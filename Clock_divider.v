==> flow/design.v <==
module Clock_divider (
	input fast_clk,
	output reg clk
);
	reg [12:0] counter;
	always@(posedge fast_clk) begin
		if (counter != 5000) begin
			counter = counter + 1'b1;
			clk = 0;
		end
		else begin
			clk = 1;
			counter = 0;
		end
	end
endmodule
# [Reports on Clock_divider]
# Tool output for the design above, in the order of the flow.
# Lines are those of the file above, counted from 1.
# Library cell names are shortened.
# The mark -- stands for no value.
[design] design="Clock_divider" clock_port="fast_clk" library="sky130hd" corner="tt_025C_1v80"

# [Word-level counts]
# Counts by Yosys on the flattened word-level netlist (proc, flatten, opt, wreduce; memories kept). Register bits leave out memories and registers merged into their read ports (data or address); mux counts leave out enables and synchronous resets folded into registers. Print and check cells are left out. Cells with the same type and inputs are merged into one.
[word_totals] out_inout_bits=1 regBits=14
[op_classes] n_addsub=1 muxes=1 n_eq=1
[ops] cell="13-bit by 1-bit adder with 13-bit output (second input constant)" n=1
[ops] cell="13-bit != test (second input constant)" n=1
[ops] cell="1-bit 2-to-1 mux" n=1

# [Depth]
# Longest topological path by Yosys (ltp), each cell counted once; first at word level (registers and memories cut), then after technology mapping (sequential cells cut; the memories' decode and read muxes count).
[depth] ltp_word=2 ABC_AREA=0 depth_mapped=5 ltp_nobuf=5

# [Mapped cells and area]
# Yosys stat after the flow's synthesis: flattened, memories mapped to cells. It holds for the ABC_AREA given above (unset counts as 0); a run with the other value may have another netlist.
# The area totals of this step are shown rounded.
[synth_totals] flip_flops=14 area_mm2=0.000594 n_buf=0 sequential_area_mm2=0.00028 stdcells=60
[types] type="dfxtp_1" n=14 area_total_um2=280.269
[types] type="xor2_1" n=5 area_total_um2=43.792
[types] type="ha_1" n=2 area_total_um2=25.024
[types] type="nor4_4" n=1 area_total_um2=21.27
[types] type="a21oi_1" n=4 area_total_um2=20.019
[types] type="nand3_1" n=4 area_total_um2=20.019
[types] type="nor2_1" n=5 area_total_um2=18.768
[types] type="xnor2_1" n=2 area_total_um2=17.517
[types] type="inv_1" n=4 area_total_um2=15.014
[types] type="o31ai_1" n=2 area_total_um2=15.014
[types] type="or4_1" n=2 area_total_um2=15.014
[types] type="or4b_4" n=1 area_total_um2=13.763
[types] type="nand4_1" n=2 area_total_um2=12.512
[types] type="nand4_2" n=1 area_total_um2=12.512
[types] type="or3_1" n=2 area_total_um2=12.512
[types] type="nand4bb_1" n=1 area_total_um2=11.261
[types] type="nor3_1" n=2 area_total_um2=10.01
[types] type="o21ai_0" n=2 area_total_um2=10.01
# Other cell types: 3; their cells: 4.

# [Timing after synthesis]
# Source: OpenSTA report_checks on the synthesized netlist (no wires, ideal clock, input and output delay 20% of the period each), path of least setup slack; recovery checks are left aside. Register names are those of the netlist, which keeps one name where synthesis merged equal registers.
[synth_timing] path_type="reg2reg" from="register counter[0]" to="register counter[12]" required_time_ps=2290 t_first_pin_ps=0 path_delay_ps=1406 tclk_ps=2360 arrival_ps=1336 slack_ps=954 driving_pins=5 setup_time_ps=70 period_less_setup_slack_ps=1406
# "path_delay_ps" = arrival - input delay + setup time.
# "driving_pins" counts driving pins, that of a launching flip-flop among them; a cell with two outputs on the path counts twice.
# "period_less_setup_slack_ps" is the clock period less the worst setup slack; recovery checks do not enter. This is arithmetic on one report: input and output delays are still those of the set period (20% each).
# Between the ends stands the longest chain of elaborated cells between them, by number of cells; it is not shown to be the way that was timed. Of several equally long chains one is given.
# Each line given opens the expression or statement behind the cell; cells for indexed reads and writes are added by Yosys, which also makes memories of some case tables.
[synth_via] path_cell_list="dfxtp_1 ha_1 nand3_1 or4_1 a21oi_1" elab_chain_cells=1 cone_cells=2 lines_between=2
[synth_rtl] item="start: declaration" line=5 rtl="reg [12:0] counter;"
[synth_rtl] item="start: assignment" line=8 rtl="counter = counter + 1'b1;"
[synth_rtl] item="start: assignment" line=13 rtl="counter = 0;"
[synth_rtl] item="13-bit by 1-bit adder with 13-bit output" line=8
[synth_rtl] item="end: assignment" line=8
[synth_rtl] item="end: assignment" line=13
[synth_rtl] item="end: declaration" line=5

# [Timing after layout]
# Path of least setup slack in the final report of flow run A (OpenROAD, finished layout, wires in). Where an end is a register, its clock arrival counts in the times.
# The report prints the path's times to 10 ps; the period is as set.
[layout_timing] path_type="reg2reg" from="register counter[10]" to="register counter[2]" required_time_ps=1640 driving_pins=5 t_first_pin_ps=280 slack_ps=80 arrival_ps=1550 setup_time_ps=100 tclk_ps=1460
# Between the ends stands the longest chain of elaborated cells between them, by number of cells; it is not shown to be the way that was timed. Of several equally long chains one is given.
[layout_via] path_cell_list="dfxtp_2 or4b_4 nor4_4 buf_6 nor2_1" elab_chain_cells=1 cone_cells=1 lines_between=1
[layout_rtl] item="start: declaration" line=5 rtl="reg [12:0] counter;"
[layout_rtl] item="start: assignment" line=8 rtl="counter = counter + 1'b1;"
[layout_rtl] item="start: assignment" line=13 rtl="counter = 0;"
[layout_rtl] item="13-bit != test" line=7 rtl="if (counter != 5000) begin"
[layout_rtl] item="end: assignment" line=8
[layout_rtl] item="end: assignment" line=13
[layout_rtl] item="end: declaration" line=5

Data sheet: physical implementation of Clock_divider

Stored flow runs of Clock_divider (2 of them; Yosys, OpenROAD, sky130hd). They differ in their settings and are not a sequence. Constraints: input delay and output delay 20% of the set period each, output load 0.01 pF.
"timing.achieved_period_ps": clock period set for the run, less the worst setup slack. It is reckoned from that one timing run; input and output delays stay at 20% of the period that was set.
"critical_path_time_ps" means the part of the period allowed to the worst setup path (the constraints hold back 20% at inputs and 20% at outputs) less its slack; where the path has registers, the arrival times of their clocks count too.
"critical_path_time_ps" is given in steps of 10 ps.
Measured values are rounded.

[flow] flow run A: files
==> flow/run.sh <==
#!/bin/bash
# the make line also repeats the synthesis and layout settings of config.mk as NAME=value (left out here)
make -C /OpenROAD-flow-scripts/flow DESIGN_CONFIG=/design/flow/config.mk WORK_HOME=/design/flow/orfs CLKGATE_MAP_FILE= finish
==> flow/config.mk <==
export PLATFORM = sky130hd
export DESIGN_NAME = Clock_divider
export DESIGN_NICKNAME = Clock_divider
export VERILOG_FILES = /design/flow/design.v
export SDC_FILE = /design/flow/constraint.sdc
export NUM_CORES = 4
export LEC_CHECK = 0
export ABC_AREA = 0
export CAP_MARGIN = 20
export CELL_PAD_IN_SITES_GLOBAL_PLACEMENT = 1
export CORE_MARGIN = 2
export CORE_UTILIZATION = 40
export CTS_CLUSTER_SIZE = 49
export HOLD_SLACK_MARGIN = -0.04
export PLACE_DENSITY_LB_ADDON = 0.28
export SETUP_SLACK_MARGIN = 0.31
export SLEW_MARGIN = 30
==> flow/constraint.sdc <==
create_clock -name core_clock -period 1.46 [get_ports {fast_clk}]
set_input_delay 0.2920 -clock core_clock [delete_from_list [all_inputs] [get_ports {fast_clk}]]
set_output_delay 0.2920 -clock core_clock [all_outputs]
set_load 0.01 [all_outputs]

[flow] flow run A: metrics
[metrics] finish.stdcell_area_mm2 = 0.000767
[metrics] critical_path_time_ps = 1380
[metrics] worst_setup_path_type = reg2reg
[metrics] final_hold_ws_ps = 475
[metrics] ys_area_mm2 = 0.000594
[metrics] tns_ps = 0
[metrics] layout_utilization_pct = 56.8
[metrics] worst_setup_slack_ps = 83
[metrics] die_area_mm2 = 0.00181
[metrics] timing.achieved_period_ps = 1377

[flow] flow run B: files
==> flow/run.sh <==
#!/bin/bash
# the make line also repeats the synthesis and layout settings of config.mk as NAME=value (left out here)
make -C /OpenROAD-flow-scripts/flow DESIGN_CONFIG=/design/flow/config.mk WORK_HOME=/design/flow/orfs CLKGATE_MAP_FILE= finish
==> flow/config.mk <==
export PLATFORM = sky130hd
export DESIGN_NAME = Clock_divider
export DESIGN_NICKNAME = Clock_divider
export VERILOG_FILES = /design/flow/design.v
export SDC_FILE = /design/flow/constraint.sdc
export NUM_CORES = 4
export LEC_CHECK = 0
export CAP_MARGIN = 20
export CORE_MARGIN = 2
export CORE_UTILIZATION = 40
export SLEW_MARGIN = 20
==> flow/constraint.sdc <==
create_clock -name core_clock -period 2.34 [get_ports {fast_clk}]
set_input_delay 0.4680 -clock core_clock [delete_from_list [all_inputs] [get_ports {fast_clk}]]
set_output_delay 0.4680 -clock core_clock [all_outputs]
set_load 0.01 [all_outputs]

[flow] flow run B: metrics
[metrics] finish.stdcell_area_mm2 = 0.000659
[metrics] critical_path_time_ps = 1130
[metrics] worst_setup_path_type = reg2out
[metrics] final_hold_ws_ps = 489
[metrics] ys_area_mm2 = 0.000594
[metrics] tns_ps = 0
[metrics] layout_utilization_pct = 48.8
[metrics] worst_setup_slack_ps = 739
[metrics] die_area_mm2 = 0.00181
[metrics] timing.achieved_period_ps = 1601
